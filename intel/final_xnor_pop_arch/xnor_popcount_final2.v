==> flow/design.v <==
module xnor_popcount_arch2_256 (clk, xi, wi, yi);
	input clk;
  input [255:0]xi; 
  input [255:0]wi; 
  output reg [8:0]yi; 
	wire [15:0] cout;
	genvar g;
	generate
		for (g=0; g<2; g=g+1) begin: xnor_pop_128
			xnor_popcount_arch2_128 xnor_popcount (.clk(clk), .xi(xi[g*128+:128]), .wi(wi[g*128+:128]), .yi(cout[g*8+:8])); 
		end
	endgenerate
	always @ (posedge clk) begin
		yi <= cout[0+:8]+cout[8+:8];
	end
endmodule
module xnor_popcount_arch2_256_reg (clk, xi, wi, yi);
	input clk;
  input [255:0]xi; 
  input [255:0]wi; 
  output reg [8:0]yi; 
	wire [15:0] cout;
	genvar g;
	generate
		for (g=0; g<2; g=g+1) begin: xnor_pop_128
			xnor_popcount_arch2_128_reg xnor_popcount (.clk(clk), .xi(xi[g*128+:128]), .wi(wi[g*128+:128]), .yi(cout[g*8+:8])); 
		end
	endgenerate
	always @ (posedge clk) begin
		yi <= cout[0+:8]+cout[8+:8];
	end
endmodule
module xnor_popcount_arch2_128 (clk, xi, wi, yi);
	input clk;
  input [127:0]xi; 
  input [127:0]wi; 
  output [7:0]yi; 
	wire [31:0]int_sum;
	wire [7:0]int_sum2;
	wire [1:0]int_sum3;
	xnorpop128 xnorpop128 (xi, wi, yi[1:0], int_sum);
	add32 add32 (int_sum, yi[3:2], int_sum2);
	add8 add8 (int_sum2, yi[5:4], int_sum3);
	assign {yi[6], yi[7]} = int_sum3[0] + int_sum3[1];
endmodule
module xnor_popcount_arch2_128_reg (clk, xi, wi, yi);
	input clk;
  input [127:0]xi; 
  input [127:0]wi; 
  output [7:0]yi; 
	wire [31:0]int_sum;
	wire [7:0]int_sum2;
	wire [1:0]int_sum3;
	xnorpop128_reg xnorpop128 (clk, xi, wi, yi[1:0], int_sum);
	add32 add32 (int_sum, yi[3:2], int_sum2);
	add8 add8 (int_sum2, yi[5:4], int_sum3);
	assign {yi[6], yi[7]} = int_sum3[0] + int_sum3[1];
endmodule
module xnor_popcount_arch2_64 (clk, xi, wi, yi);
	input clk;
  input [63:0]xi; 
  input [63:0]wi; 
  output [6:0]yi; 
	wire [15:0]int_sum;
	wire [3:0]int_sum2;
	xnorpop64 xnorpop64 (xi, wi, yi[1:0], int_sum);
	add16 add16 (int_sum, yi[3:2], int_sum2);
	add4 add4 (int_sum2, yi[5:4], yi[6]);
endmodule
module xnorpop64 (xi, wi, cout, sum);
  input [63:0]xi; 
  input [63:0]wi; 
	output [1:0]cout;
	output [15:0]sum;
	wire [63:0]xnor_out;
	wire [31:0]sum_3;
	assign xnor_out = xi ~^ wi;
	assign {cout[0], sum_3} = xnor_out[0+:32] + xnor_out[32+:32];
	assign cout[1] = cout[0];
	assign sum = {
		sum_3[30], sum_3[28], sum_3[26], sum_3[24], sum_3[22], sum_3[20], sum_3[18], sum_3[16], 
		sum_3[14], sum_3[12], sum_3[10], sum_3[8], sum_3[6], sum_3[4], sum_3[2], sum_3[0]
	};
endmodule
module xnor_popcount_arch2_64_reg (clk, xi, wi, yi);
	input clk;
  input [63:0]xi; 
  input [63:0]wi; 
  output [6:0]yi; 
	wire [15:0]int_sum;
	wire [3:0]int_sum2;
	xnorpop64_reg xnorpop64 (clk, xi, wi, yi[1:0], int_sum);
	add16 add16 (int_sum, yi[3:2], int_sum2);
	add4 add4 (int_sum2, yi[5:4], yi[6]);
endmodule
module xnorpop64_reg (clk, xi, wi, cout, sum);
  input clk;
  input [63:0]xi; 
  input [63:0]wi; 
	output [1:0]cout;
	output [15:0]sum;
	wire [63:0]xnor_out;
	wire [31:0]sum_3;
	assign xnor_out = xi ~^ wi;
  reg s0, s1;
  reg [31:0]sum_reg;
  always @(posedge clk) begin
    {s0, sum_reg} <= xnor_out[0+:32] + xnor_out[32+:32];
  end
	assign sum_3 = sum_reg;
  assign cout[0] = s0;
  assign cout[1] = s0;
	assign sum = {
		sum_3[30], sum_3[28], sum_3[26], sum_3[24], sum_3[22], sum_3[20], sum_3[18], sum_3[16], 
		sum_3[14], sum_3[12], sum_3[10], sum_3[8], sum_3[6], sum_3[4], sum_3[2], sum_3[0]
	};
endmodule
module xnor_popcount_arch2_32 (clk, xi, wi, yi);
	input clk;
  input [31:0]xi; 
  input [31:0]wi; 
  output [5:0]yi; 
	wire [7:0]int_sum;
	wire [1:0]int_sum2;
	xnorpop32 xnorpop32 (xi, wi, yi[1:0], int_sum);
	add8 add8 (int_sum, yi[3:2], int_sum2);
	assign {yi[4], yi[5]} = int_sum2[0] + int_sum2[1];
endmodule
module xnorpop32 (xi, wi, cout, sum);
	input [31:0]xi;
	input [31:0]wi;
	output [1:0]cout;
	output [7:0]sum;
	wire [31:0]xnor_out;
	wire [15:0]sum_3;
	assign xnor_out = xi ~^ wi;
	assign {cout[0], sum_3} = xnor_out[0+:16] + xnor_out[16+:16];
	assign cout[1] = cout[0];
	assign sum = {
		sum_3[14], sum_3[12], sum_3[10], sum_3[8], sum_3[6], sum_3[4], sum_3[2], sum_3[0]
	};
endmodule
module xnor_popcount_arch2_32_reg (clk, xi, wi, yi);
	input clk;
  input [31:0]xi; 
  input [31:0]wi; 
  output [5:0]yi; 
	wire [7:0]int_sum;
	wire [1:0]int_sum2;
	xnorpop32_reg xnorpop32 (clk, xi, wi, yi[1:0], int_sum);
	add8 add8 (int_sum, yi[3:2], int_sum2);
	assign {yi[4], yi[5]} = int_sum2[0] + int_sum2[1];
endmodule
module xnorpop32_reg (clk,xi, wi, cout, sum);
  input clk;
	input [31:0]xi;
	input [31:0]wi;
	output [1:0]cout;
	output [7:0]sum;
	wire [31:0]xnor_out;
	wire [15:0]sum_3;
	assign xnor_out = xi ~^ wi;
  reg s0, s1;
  reg [15:0]sum_reg;
  always @ (posedge clk) begin
    {s0, sum_reg} <= xnor_out[0+:16] + xnor_out[16+:16];
  end
  assign sum_3 = sum_reg;
  assign cout[0] = s0;	
  assign cout[1] = s0;	
	assign sum = {
		sum_3[14], sum_3[12], sum_3[10], sum_3[8], sum_3[6], sum_3[4], sum_3[2], sum_3[0]
	};
endmodule
module add16 (x, cout, sum);
	input [15:0]x;
	output [1:0]cout;
	output [3:0]sum;
	wire [7:0]sum_3;
	assign {cout[0], sum_3} = x[0+:8] + x[8+:8];
	assign cout[1] = cout[0];
	assign sum = {
		sum_3[6], sum_3[4], sum_3[2], sum_3[0]
	};
endmodule
module add4 (x, cout, sum);
	input [3:0]x;
	output [1:0]cout;
	output [0:0]sum;
	wire [1:0]sum_3;
	assign {cout[0], sum_3} = x[0+:2] + x[2+:2];
	assign cout[1] = cout[0];
	assign sum = {
		sum_3[0]
	};
endmodule
module add32 (x, cout, sum);
	input [31:0]x;
	output [1:0]cout;
	output [7:0]sum;
	wire [15:0]sum_3;
	assign {cout[0], sum_3} = x[0+:16] + x[16+:16];
	assign cout[1] = cout[0];
	assign sum = {
		sum_3[14], sum_3[12], sum_3[10], sum_3[8], sum_3[6], sum_3[4], sum_3[2], sum_3[0]
	};
endmodule
module add32_32 (clk, x, cout, sum);
  input clk;
	input [31:0]x;
	output [1:0]cout;
	output [7:0]sum;
	wire [15:0]sum_3;
	assign {cout[0], sum_3} = x[0+:16] + x[16+:16];
	assign cout[1] = cout[0];
	assign sum = {
		sum_3[14], sum_3[12], sum_3[10], sum_3[8], sum_3[6], sum_3[4], sum_3[2], sum_3[0]
	};
endmodule
module add8 (x, cout, sum);
	input [7:0]x;
	output [1:0]cout;
	output [1:0]sum;
	wire [3:0]sum_3;
	assign {cout[0], sum_3} = x[0+:4] + x[4+:4];
	assign cout[1] = cout[0];
	assign sum = {
		sum_3[2], sum_3[0]
	};
endmodule
module xnorpop128 (xi, wi, cout, sum);
	input [127:0]xi;
	input [127:0]wi;
	output [1:0]cout;
	output [31:0]sum;
	wire [127:0]xnor_out;
	wire [63:0]sum_3;
	assign xnor_out = xi ~^ wi;
	assign {cout[0], sum_3} = xnor_out[0+:64] + xnor_out[64+:64];
	assign cout[1] = cout[0];
	assign sum = {
		sum_3[62], sum_3[60], sum_3[58], sum_3[56], sum_3[54], sum_3[52], sum_3[50], sum_3[48], 
		sum_3[46], sum_3[44], sum_3[42], sum_3[40], sum_3[38], sum_3[36], sum_3[34], sum_3[32], 
		sum_3[30], sum_3[28], sum_3[26], sum_3[24], sum_3[22], sum_3[20], sum_3[18], sum_3[16], 
		sum_3[14], sum_3[12], sum_3[10], sum_3[8], sum_3[6], sum_3[4], sum_3[2], sum_3[0]
	};
endmodule
module xnorpop128_reg (clk, xi, wi, cout, sum);
  input clk;
	input [127:0]xi;
	input [127:0]wi;
	output [1:0]cout;
	output [31:0]sum;
	wire [127:0]xnor_out;
	wire [63:0]sum_3;
  reg s0; 
  reg [63:0]sum_reg;
	assign xnor_out = xi ~^ wi;
  always @ (posedge clk) begin
    {s0,sum_reg} <= xnor_out[0+:64] + xnor_out[64+:64];
  end
	assign cout[0] = s0;
  assign cout[1] = s0;
  assign sum_3 = sum_reg;
	assign sum = {
		sum_3[62], sum_3[60], sum_3[58], sum_3[56], sum_3[54], sum_3[52], sum_3[50], sum_3[48], 
		sum_3[46], sum_3[44], sum_3[42], sum_3[40], sum_3[38], sum_3[36], sum_3[34], sum_3[32], 
		sum_3[30], sum_3[28], sum_3[26], sum_3[24], sum_3[22], sum_3[20], sum_3[18], sum_3[16], 
		sum_3[14], sum_3[12], sum_3[10], sum_3[8], sum_3[6], sum_3[4], sum_3[2], sum_3[0]
	};
endmodule
Step by step through the tools: xnor_popcount_arch2_256_reg --
Tool output for the design above, in the order of the flow. Line numbers count from 1 in the design file above. Operators carry their Yosys type and port widths (W data, S select, Z words). Library cell names are shortened. Not given: -
Design: top module xnor_popcount_arch2_256_reg, clock input clk, library sky130hd, library corner tt_025C_1v80

Elaborated design --
Yosys after proc, flatten, opt, wreduce and memory -nomap, before mapping. Enables and synchronous resets that opt folds into registers are not counted as muxes. Memory bits, and registers merged into a memory's read port (data or address), are not among the register bits. Print and check cells are not counted. Equal cells are merged and count once.
Operators by class: $add $sub $neg 9, multipliers 0, div/mod/pow operators 0, order comparisons 0, equal/unequal tests 0, shifts and indexed selects 0, mux-type cells 0, bitwise gates (word level) 2, reduce/logical cells 0
Operators with widths (number):
- $xnor A128 B128 Y128 | 2
- $add A64 B64 Y65 | 2
- $add A16 B16 Y17 | 2
- $add A4 B4 Y5 | 2
- $add A8 B8 Y9 | 1
- $add A1 B1 Y2 | 2
Bit counts: register bits after elaboration 137, bits in latches 0, memory bits (writable) 0, memory bits (read-only) 0, clocked read ports x word width 0, memories 0, input bits 513, output and inout port bits 9, word-level cells 16

Depth --
Yosys ltp: most cells in a row. Word level: on the elaborated netlist, between registers, memories and ports. Mapped: between sequential cells and ports; inverters and the memories' decode and read muxes count.
Logic depth: depth in word-level cells 4, ABC_AREA 0, mapped depth 18

Netlist --
Yosys stat after the flow's synthesis: flattened, memories mapped to cells. It holds for the ABC_AREA given above (unset counts as 0); a run with the other value may have another netlist. Totals and module areas in this step are rounded.
Synthesis totals: standard cells after synthesis 1095, chip area (Yosys) 9490 um^2, mapped flip-flops 75
Cell types:
- xnor2_1 | number 308, total area 2.7E+03 um^2
- ha_1 | number 177, total area 2.21E+03 um^2
- dfxtp_1 | number 75, total area 1501.44 um^2
- a21oi_1 | number 99, total area 495.475 um^2
- o21ai_0 | number 56, total area 280.269 um^2
- nand2_1 | number 69, total area 258.998 um^2
- nor2_1 | number 64, total area 240.23 um^2
- xor2_1 | number 27, total area 236.477 um^2
- a21o_1 | number 22, total area 165.158 um^2
- nand4_1 | number 26, total area 162.656 um^2
- o21a_1 | number 16, total area 120.115 um^2
- nand2b_1 | number 13, total area 81.328 um^2
- nor3_1 | number 16, total area 80.077 um^2
- nor2b_1 | number 11, total area 68.816 um^2
- o21bai_1 | number 9, total area 67.565 um^2
- inv_1 | number 14, total area 52.55 um^2
- nand3_1 | number 9, total area 45.043 um^2
- o41ai_1 | number 5, total area 43.792 um^2
Not listed: further types 41, cells in them 79. The figures by module come from a second, unflattened synthesis with its own total; it is not the netlist above.
Unflattened totals: cell total of the unflattened synthesis 1145, area (unflattened synthesis) 10100 um^2
Each row is one instance without its submodules.
By module:
- xnorpop128_reg | instances 2, cells 481, area 4190 um^2, seq. area 661 um^2
- add32 | instances 2, cells 55, area 488 um^2, seq. area 0.0 um^2
- xnor_popcount_arch2_256_reg | instances 1, cells 51, area 504 um^2, seq. area 180 um^2
- add8 | instances 2, cells 10, area 88.8 um^2, seq. area 0.0 um^2
- xnor_popcount_arch2_128_reg | instances 2, cells 1, area 12.5 um^2, seq. area 0.0 um^2

Worst setup path after synthesis --
OpenSTA on the mapped netlist: ideal clock, no wires. The path of least setup slack (recovery checks aside). Input and output delay are each 20% of the period. Register names are those of the netlist, which keeps one name where synthesis merged equal registers.
Path after synthesis: path type register to register, from register xnor_pop_128[0].xnor_popcount.xnorpop128.sum_reg[2], to register yi[7], clock period 3880 ps, time at the first pin 0 ps, data arrival time 3208 ps, required time 3808 ps, path slack 600 ps, delay of the path 3280 ps, stages 17, path buffers 0, synthesis period reached 3280 ps
"delay of the path" = arrival - input delay + setup time. "stages": output pins that drive a net of the path, with the launching flip-flop's if there is one; two outputs of one cell count as two. "synthesis period reached" is the clock period less the worst setup slack; recovery checks do not enter. This is arithmetic on one report: input and output delays are still those of the set period (20% each). The rows between start and end are the longest chain of elaborated cells between them; the timing report does not say that the signal goes this way. Where chains are equally long, one stands for them. A line is the first line of the expression or statement that the cell stems from. Yosys adds cells for indexed reads and writes and turns some case tables into memories.
On the way, after synthesis: cell sequence dfxtp_1 ha_1 a21oi_1 nor2b_1 o21a_1 o221ai_1 o21ai_0 o41ai_1 xnor2_1 ha_1 nor2b_1 o21ai_0 nand2b_1 ha_1 a21o_1 a21oi_1 xnor2_1, length of the longest elaborated chain 4, elaborated cells on any way between the ends 4, RTL lines with such cells 4
Ends and longest elaborated chain, after synthesis:
- start, declared | line 257 | reg [63:0]sum_reg;
- $add A16 B16 Y17 | line 202 | assign {cout[0], sum_3} = x[0+:16] + x[16+:16];
- $add A4 B4 Y5 | line 225 | assign {cout[0], sum_3} = x[0+:4] + x[4+:4];
- $add A1 B1 Y2 | line 57 | assign {yi[6], yi[7]} = int_sum3[0] + int_sum3[1];
- $add A8 B8 Y9 | line 30 | yi <= cout[0+:8]+cout[8+:8];
- end, assigned | line 30
- end, declared | line 21 | output reg [8:0]yi;

Worst path after layout --
From the final timing report of flow run B: the path of least setup slack in the routed layout; clock arrival at registers is part of the times. The report prints the path's times to 10 ps; the period is as set.
Path after layout: path type register to register, from register xnor_pop_128[0].xnor_popcount.xnorpop128.sum_reg[34], to register yi[7], clock period 2990 ps, time at the first pin 330 ps, data arrival time 3670 ps, required time 3250 ps, path slack -420 ps, stages 17, path buffers 0
The rows between start and end are the longest chain of elaborated cells between them; the timing report does not say that the signal goes this way. Where chains are equally long, one stands for them.
On the way, after layout: cell sequence dfxtp_4 ha_4 a21oi_4 nor2b_1 o21a_1 o221ai_2 o21ai_2 o41ai_2 xnor2_1 ha_1 nor2b_1 o21ai_1 nand2b_1 ha_4 a21o_1 a21oi_2 xnor2_1, length of the longest elaborated chain 4, elaborated cells on any way between the ends 4, RTL lines with such cells 4
Ends and longest elaborated chain, after layout:
- start, declared | line 257 | reg [63:0]sum_reg;
- $add A16 B16 Y17 | line 202 | assign {cout[0], sum_3} = x[0+:16] + x[16+:16];
- $add A4 B4 Y5 | line 225 | assign {cout[0], sum_3} = x[0+:4] + x[4+:4];
- $add A1 B1 Y2 | line 57 | assign {yi[6], yi[7]} = int_sum3[0] + int_sum3[1];
- $add A8 B8 Y9 | line 30 | yi <= cout[0+:8]+cout[8+:8];
- end, assigned | line 30
- end, declared | line 21 | output reg [8:0]yi;

Ticket comment

Top module xnor_popcount_arch2_256_reg; platform sky130hd; tools Yosys and OpenROAD; 2 stored runs in no particular order. Input and output delays are each 20% of the period that was set; the output load is 0.01 pF.
By "achieved clock period" is meant the clock period of the run minus its worst setup slack. This is arithmetic on one report: input and output delays are still those of the set period (20% each).
"power" is the tool's figure for a default switching activity; nothing was simulated.
Results are given in rounded form.
[flow run A] settings: period_ns=5.94, CORE_UTILIZATION=36, PLACE_DENSITY=0.35, CORE_ASPECT_RATIO=1.07, CORE_MARGIN=3, CELL_PAD_IN_SITES_GLOBAL_PLACEMENT=1, CELL_PAD_IN_SITES_DETAIL_PLACEMENT=2, ABC_AREA=0, GPL_ROUTABILITY_DRIVEN=0, CTS_CLUSTER_SIZE=58, CTS_CLUSTER_DIAMETER=329, MAX_ROUTING_LAYER=met5, CAP_MARGIN=20, SLEW_MARGIN=20
[flow run A] result: did not finish, placement stopped with DPL-0033
[flow run B] settings: period_ns=2.99, CORE_UTILIZATION=43, PLACE_DENSITY_LB_ADDON=0.02, HOLD_SLACK_MARGIN=0.15, CORE_ASPECT_RATIO=1.08, CELL_PAD_IN_SITES_DETAIL_PLACEMENT=0, GPL_ROUTABILITY_DRIVEN=1, CAP_MARGIN=10, CORE_MARGIN=2, SLEW_MARGIN=20
[flow run B] result: chip area after synthesis (Yosys) 9490 um^2, die area 23300 um^2, utilization 90.2%, worst setup slack after layout -423 ps, total negative slack -3660 ps, worst hold slack 582 ps, power 17300 uW, achieved clock period 3413 ps
