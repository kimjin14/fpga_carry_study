==> flow/design.v <==
module fpga_top (clk, rstn, addr, we, dx, dw, dt, out);
	localparam N = 8;
	localparam POP = 16;
	input clk;
	input we;
	input [N-1:0] dx;
	input [N-1:0] dw;
	input [POP-1:0] dt;
	input [2:0]addr;
	input rstn;
	output out; 
  reg [N-1:0] xi;
  reg [N-1:0] wi;
  reg [POP-1:0] ti;
  reg [N-1:0] xi_reg;
  reg [N-1:0] wi_reg;
  reg [POP-1:0] ti_reg;
	reg [N-1:0] input_activation [7:0];
	reg [N-1:0] weights [7:0];
	reg [POP-1:0] threshold [7:0];
	always @ (posedge clk) begin
		if (we) begin
			input_activation[addr] <= dx;
			weights[addr] <= dw;
			threshold[addr] <= dt;
		end else begin
			xi_reg <= input_activation[addr];
			wi_reg <= weights[addr];
			ti_reg <= threshold[addr];
		end
	end
  always @ (posedge clk) begin
    xi <= xi_reg;
    wi <= wi_reg;
    ti <= ti_reg;
  end
	xnor_popcount #(N) dut (clk, rstn, xi, wi, ti, out);
endmodule
module xnor_popcount (clk, rstn, xi, wi, ti, out);
	parameter N = 256;
	localparam POP = 16;
	input clk;
	input rstn;
  input [N-1:0] xi;
  input [N-1:0] wi;
  input [POP-1:0] ti;
	output out;
	reg [POP-1:0] sum;
  reg [$clog2(N):0] yi_reg;
  wire [$clog2(N):0] yi;
	always @ (posedge clk) begin
		if (rstn) begin
			sum <= 0;
			yi_reg <= 0;
		end
		else begin
			sum <= sum + yi_reg;
			yi_reg <= yi;
		end
	end
	xnor_popcount_generic #(N,$clog2(N)+1) xnor_pop (clk, xi, wi, yi);
	assign out = sum > ti? 1'b1 : 1'b0;
endmodule
module xnor_popcount_generic(clk, xi, wi, yi);
  parameter N = 128;
  parameter D = 8;
  input [N-1:0]xi; 
  input [N-1:0]wi; 
  input clk;
  output reg [D-1:0]yi; 
  wire [N-1:0] xnor_out;
  assign xnor_out = xi ~^ wi;
  integer i;
  always @(*) begin
    yi = 0;
    for (i=0; i<N; i=i+1) begin
      yi = yi + xnor_out[i];
    end  
  end
endmodule
module xnor_popcount_verilog (clk, xi, wi, yi);
  parameter N = 128;
  parameter D = 8;
	localparam P = (N/3)+1;
  input [N-1:0]xi; 
  input [N-1:0]wi; 
  input clk;
  output reg [D-1:0]yi; 
	wire [(P*2)-1:0] partial_sum;
	genvar g;
	generate
		if (N%3==0) begin
			for (g = 0; g < P-1; g = g + 1) begin: gen_xnor_pop_3
				xnor_popcount_3 xnorpop3 (xi[g*3+:3], wi[g*3+:3], partial_sum[g*2+:2]);
			end
		end
		else if (N%3==1) begin
			for (g = 0; g < P; g = g + 1) begin: gen_xnor_pop_3
        if (g == P-1) begin
					assign partial_sum[g*2+:1] = xi[61] ^ wi[61];
        end
        else begin
				  xnor_popcount_3 xnorpop3 (xi[g*3+:3], wi[g*3+:3], partial_sum[g*2+:2]);
        end
			end
		end
		else if (N%3==2) begin
			for (g = 0; g < P; g = g + 1) begin: gen_xnor_pop_3
        if (g == P-1) begin
			    xnor_popcount_3 xnorpop3 ({xi[g*3+:2], 1'b0}, {wi[g*3+:2], 1'b0}, partial_sum[g*2+:2]);
        end
        else begin
				  xnor_popcount_3 xnorpop3 (xi[g*3+:3], wi[g*3+:3], partial_sum[g*2+:2]);
        end
			end
		end
	endgenerate
	integer i;
	always @ (*) begin
		yi = 0;
		for (i = 0; i < P; i = i+1) begin
			yi = yi + partial_sum[i*2+:2];
		end
	end
endmodule
module xnor_popcount_3 (x, w, y);
	input [2:0] x;
	input [2:0] w;
	output reg [1:0] y;
	always @ (*) begin
			y = x[0]~^w[0] + x[1]~^w[1] + x[2]~^w[2];
	end
endmodule
module xnor_popcount_verilog_reg (clk, xi, wi, yi);
  parameter N = 128;
  parameter D = 8;
	localparam P = (N/3)+1;
  input [N-1:0]xi; 
  input [N-1:0]wi; 
  input clk;
  output reg [D-1:0]yi ; 
	wire [(P*2)-1:0] partial_sum;
	genvar g;
	generate
		if (N%3==0) begin
			for (g = 0; g < P-1; g = g + 1) begin: gen_xnor_pop_3
				xnor_popcount_3_reg xnorpop3 (clk, xi[g*3+:3], wi[g*3+:3], partial_sum[g*2+:2]);
			end
		end
		else if (N%3==1) begin
			for (g = 0; g < P; g = g + 1) begin: gen_xnor_pop_3
        if (g == P-1) begin
			    xnor_popcount_3_reg xnorpop3 (clk, {xi[g*3+:1], 2'b00}, {wi[g*3+:1], 2'b00}, partial_sum[g*2+:2]);
        end
        else begin
				  xnor_popcount_3_reg xnorpop3 (clk, xi[g*3+:3], wi[g*3+:3], partial_sum[g*2+:2]);
        end
			end
		end
		else if (N%3==2) begin
			for (g = 0; g < P; g = g + 1) begin: gen_xnor_pop_3
        if (g == P-1) begin
			    xnor_popcount_3_reg xnorpop3 (clk, {xi[g*3+:2], 1'b0}, {wi[g*3+:2], 1'b0}, partial_sum[g*2+:2]);
        end
        else begin
				  xnor_popcount_3_reg xnorpop3 (clk, xi[g*3+:3], wi[g*3+:3], partial_sum[g*2+:2]);
        end
			end
		end
	endgenerate
	integer i;
	always @ (*) begin
		yi = 0;
		for (i = 0; i < P; i = i+1) begin
			yi = yi + partial_sum[i*2+:2];
		end
	end
endmodule
module xnor_popcount_3_reg (clk, x, w, y);
	input [2:0] x;
	input [2:0] w;
  input clk;
	output reg [1:0] y;
	always @ (posedge clk) begin
			y <= x[0]~^w[0] + x[1]~^w[1] + x[2]~^w[2];
	end
endmodule
* Tool chain data of fpga_top
What the tools print for fpga_top, step after step.
Lines are those of the file above, counted from 1.
Cell names lack the library's common part.
The mark n/a stands for no value.
- Top module :: fpga_top
- Clock port :: clk
- Cell library :: sky130hd
- Library corner :: tt_025C_1v80

* Word level
Counts by Yosys on the flattened word-level netlist (proc, flatten, opt, wreduce; memories kept). Register bits leave out memories and registers merged into their read ports (data or address); mux counts leave out enables and synchronous resets folded into registers. Print and check cells are left out.
Yosys's memory passes give these memory sizes; they may raise the number of words (mostly to a power of two), join words into wider ones and drop unused or constant bits.
- Add/sub/neg operators :: 8
- $lt $le $gt $ge :: 1
- Multiplexer cells :: 6
- Bitwise operators :: 1
- Reductions and logical operators :: 3
** Operator list (number)
- 16-bit > comparator :: 1
- 16-bit by 4-bit adder with 16-bit output :: 1
- 4-bit by 1-bit adder with 4-bit output :: 4
- 16-bit 2-to-1 mux :: 1
- 8-bit 2-to-1 mux :: 2
- 8-bit bitwise XNOR :: 1
- 3-bit by 1-bit adder with 4-bit output :: 1
- 1-bit logical NOT :: 3
- 2-bit by 1-bit adder with 3-bit output :: 1
- 3-bit 2-to-1 mux :: 1
- 1-bit by 1-bit adder with 2-bit output :: 1
- 1-bit 2-to-1 mux :: 2
- Register bits after elaboration :: 52
- Bits in writable memories :: 256
- Word width x clocked read ports :: 32
- Memories kept :: 3
- Input bits :: 38
- Output and inout port bits :: 1
- Word-level cells :: 27
** Memories
- threshold :: depth 8, bits a word 16, read ports 1, wr ports 1, RTL line 20 : reg [POP-1:0] threshold [7:0];
- input_activation :: depth 8, bits a word 8, read ports 1, wr ports 1, RTL line 18 : reg [N-1:0] input_activation [7:0];
- weights :: depth 8, bits a word 8, read ports 1, wr ports 1, RTL line 19 : reg [N-1:0] weights [7:0];

* Depth
Longest topological path by Yosys (ltp), each cell counted once; first at word level (registers and memories cut), then after technology mapping (sequential cells cut; the memories' decode and read muxes count).
- Depth in word-level cells :: 8
- ABC_AREA :: 0
- Gate-level depth with buffers :: 11
- Depth with buffers taken out :: 11

* Mapped cells and area
The flow's flattened synthesis, as Yosys stat reports it; memories are mapped. The netlist is that of the ABC_AREA named above (0 if unset); the other value can give another one.
Totals and module areas in this step are rounded.
- Mapped cells :: 781
- Chip area (Yosys) :: 12900 um^2
- Area of sequential cells :: 9690 um^2
- Flip-flops :: 340
- Buffer cells :: 41
** Cell types
- edfxtp_1 :: number 288, total area 8.65E+03 um^2
- dfxtp_1 :: number 52, total area 1.04E+03 um^2
- mux2_2 :: number 34, total area 382.867 um^2
- ha_1 :: number 23, total area 287.776 um^2
- mux2i_1 :: number 26, total area 260.25 um^2
- a221oi_1 :: number 23, total area 201.443 um^2
- mux2_1 :: number 17, total area 191.434 um^2
- a22oi_1 :: number 25, total area 187.68 um^2
- nor2_1 :: number 47, total area 176.419 um^2
- o221ai_1 :: number 14, total area 122.618 um^2
- buf_2 :: number 24, total area 120.115 um^2
- xor2_1 :: number 13, total area 113.859 um^2
- a21oi_1 :: number 21, total area 105.101 um^2
- nand2_1 :: number 28, total area 105.101 um^2
- inv_1 :: number 27, total area 101.347 um^2
- fa_1 :: number 5, total area 100.096 um^2
- xnor2_1 :: number 9, total area 78.826 um^2
- o22ai_1 :: number 11, total area 68.816 um^2
Not listed: further types 29, cells in them 94.
The figures by module come from a second, unflattened synthesis with its own total; it is not the netlist above.
- Cells (unflattened synthesis) :: 760
- Area total of the unflattened synthesis :: 13000 um^2
Rows give one instance, submodules left out.
** Modules
- fpga_top :: instances 1, cells 576, area 11400 um^2, seq. area 9290 um^2
- xnor_popcount #(N=8) :: instances 1, cells 158, area 1360 um^2, seq. area 400 um^2
- xnor_popcount_generic :: instances 1, cells 26, area 238 um^2, seq. area 0.0 um^2

* Timing after synthesis
OpenSTA on the mapped netlist: ideal clock, no wires. The path of least setup slack (recovery checks aside). Input and output delay are each 20% of the period. Register names are those of the netlist, which keeps one name where synthesis merged equal registers.
- Path type :: in2reg
- From :: input addr[1]
- To :: memory input_activation[6][0]
- Clock period :: 7.35 ns
- External input delay :: 1.470 ns
- Library setup time :: 0.421 ns
- Launch time at the first pin :: 1.470 ns
- Arrival time :: 3.540 ns
- Required time :: 6.929 ns
- Slack :: 3.389 ns
- Delay of the path :: 2.491 ns
- Stages :: 7
- Buffers on the path :: 4
- Synthesis period reached :: 3.961 ns
"delay of the path" = arrival - input delay + setup time.
"stages" counts driving pins, that of a launching flip-flop among them; a cell with two outputs on the path counts twice.
"synthesis period reached" is the clock period less the worst setup slack; recovery checks do not enter. This is arithmetic on one report: input and output delays are still those of the set period (20% each).
The rows between start and end are the longest chain of elaborated cells between them; the timing report does not say that the signal goes this way. Where chains are equally long, one stands for them.
Each line given opens the expression or statement behind the cell; cells for indexed reads and writes are added by Yosys, which also makes memories of some case tables.
- Cell sequence :: buf_6 and2_1 buf_2 buf_6 buf_2 nand2_1 nor2_1
- Length of the longest elaborated chain :: 1
- Elaborated cells on any way between the ends :: 1
- Source lines of those cells :: 1
- Classes of those cells :: mux (1)
** RTL lines, path after synthesis
- start, declared :: RTL line 9 : input [2:0]addr;
- 3-bit 2-to-1 mux :: RTL line 22 : if (we) begin
- end, declared :: RTL line 18 : reg [N-1:0] input_activation [7:0];

* Path in the finished layout
Path of least setup slack in the final report of stored run 1 (OpenROAD, finished layout, wires in). Where an end is a register, its clock arrival counts in the times.
- Path type :: reg2out
- From :: register dut.sum[9]
- To :: output out
- Clock period :: 5.32 ns
- External output delay :: 1.06 ns
- Launch time at the first pin :: 0.52 ns
- Arrival time :: 2.67 ns
- Required time :: 4.26 ns
- Slack :: 1.59 ns
- Stages :: 7
- Buffers on the path :: 1
The rows between start and end are the longest chain of elaborated cells between them; the timing report does not say that the signal goes this way. Where chains are equally long, one stands for them.
- Cell sequence :: dfxtp_1 ha_1 nand4_1 a2111oi_0 a211oi_1 a21oi_1 clkdlybuf4s50_1
- Length of the longest elaborated chain :: 2
- Elaborated cells on any way between the ends :: 2
- Source lines of those cells :: 1
- Classes of those cells :: compare (1); mux (1)
** RTL lines, path after layout
- start, declared :: RTL line 48 : reg [POP-1:0] sum;
- start, assigned :: RTL line 53 : sum <= 0;
- start, assigned :: RTL line 57 : sum <= sum + yi_reg;
- 16-bit > comparator :: RTL line 62 : assign out = sum > ti? 1'b1 : 1'b0;
- 1-bit 2-to-1 mux :: RTL line 62
- end, declared :: RTL line 11 : output out;

Data sheet: physical implementation of fpga_top

Below are 2 stored runs of the flow (Yosys, OpenROAD; platform sky130hd) on fpga_top, each with its settings and what was measured, unordered. Constraints: input delay and output delay 20% of the set period each, output load 0.01 pF.
"achieved period" = clock period - worst setup slack. The figure is calculated, with input and output delays left at 20% of the set period.
By "time on the worst setup path" is meant the share of the clock period that the worst setup path is allowed (20% is reserved at inputs, 20% at outputs), minus its slack. Clock arrival times at its registers enter into it.
"overall power" is the tool's figure for a default switching activity; nothing was simulated.
The results are shown rounded.

* Stored run 1
** Files
==> flow/run.sh <==
#!/bin/bash
# the make line also repeats the synthesis and layout settings of config.mk as NAME=value (left out here)
make -C /OpenROAD-flow-scripts/flow DESIGN_CONFIG=/design/flow/config.mk WORK_HOME=/design/flow/orfs CLKGATE_MAP_FILE= finish
==> flow/config.mk <==
export PLATFORM = sky130hd
export DESIGN_NAME = fpga_top
export DESIGN_NICKNAME = fpga_top
export VERILOG_FILES = /design/flow/design.v
export SDC_FILE = /design/flow/constraint.sdc
export NUM_CORES = 4
export LEC_CHECK = 0
export CAP_MARGIN = 20
export CELL_PAD_IN_SITES_DETAIL_PLACEMENT = 2
export CORE_ASPECT_RATIO = 0.77
export CORE_MARGIN = 9
export CORE_UTILIZATION = 28
export CTS_CLUSTER_SIZE = 30
export MIN_ROUTING_LAYER = met1
export PLACE_DENSITY = 0.44
export SETUP_SLACK_MARGIN = -0.4
export SLEW_MARGIN = 35
==> flow/constraint.sdc <==
create_clock -name core_clock -period 5.32 [get_ports {clk}]
set_input_delay 1.0640 -clock core_clock [delete_from_list [all_inputs] [get_ports {clk}]]
set_output_delay 1.0640 -clock core_clock [all_outputs]
set_load 0.01 [all_outputs]
** Results
- Setup total negative slack :: 0.000 ns
- Final utilization :: 0.335
- Achieved period :: 3.731 ns
- Smallest hold slack :: 0.342 ns
- Total die area :: 54400 um^2
- Synthesis area :: 12900 um^2
- Time on the worst setup path :: 2.67 ns
- Critical path kind :: reg2out
- Standard-cell area of the final layout :: 15200 um^2
- Overall power :: 6.03 mW
- Setup slack of the critical path :: 1.59 ns

* Stored run 2
** Files
==> flow/run.sh <==
#!/bin/bash
# the make line also repeats the synthesis and layout settings of config.mk as NAME=value (left out here)
make -C /OpenROAD-flow-scripts/flow DESIGN_CONFIG=/design/flow/config.mk WORK_HOME=/design/flow/orfs CLKGATE_MAP_FILE= finish
==> flow/config.mk <==
export PLATFORM = sky130hd
export DESIGN_NAME = fpga_top
export DESIGN_NICKNAME = fpga_top
export VERILOG_FILES = /design/flow/design.v
export SDC_FILE = /design/flow/constraint.sdc
export NUM_CORES = 4
export LEC_CHECK = 0
export ABC_AREA = 0
export CAP_MARGIN = 5
export CELL_PAD_IN_SITES_DETAIL_PLACEMENT = 0
export CELL_PAD_IN_SITES_GLOBAL_PLACEMENT = 1
export CORE_MARGIN = 2
export CORE_UTILIZATION = 31
export GPL_TIMING_DRIVEN = 0
export PLACE_DENSITY_LB_ADDON = 0.05
export SLEW_MARGIN = 20
export TNS_END_PERCENT = 10
==> flow/constraint.sdc <==
create_clock -name core_clock -period 3.96 [get_ports {clk}]
set_input_delay 0.7920 -clock core_clock [delete_from_list [all_inputs] [get_ports {clk}]]
set_output_delay 0.7920 -clock core_clock [all_outputs]
set_load 0.01 [all_outputs]
** Results
- Setup total negative slack :: 0.000 ns
- Final utilization :: 0.377
- Achieved period :: 3.480 ns
- Smallest hold slack :: 0.339 ns
- Total die area :: 43400 um^2
- Synthesis area :: 12900 um^2
- Time on the worst setup path :: 2.69 ns
- Critical path kind :: reg2out
- Standard-cell area of the final layout :: 15500 um^2
- Overall power :: 8.45 mW
- Setup slack of the critical path :: 0.480 ns
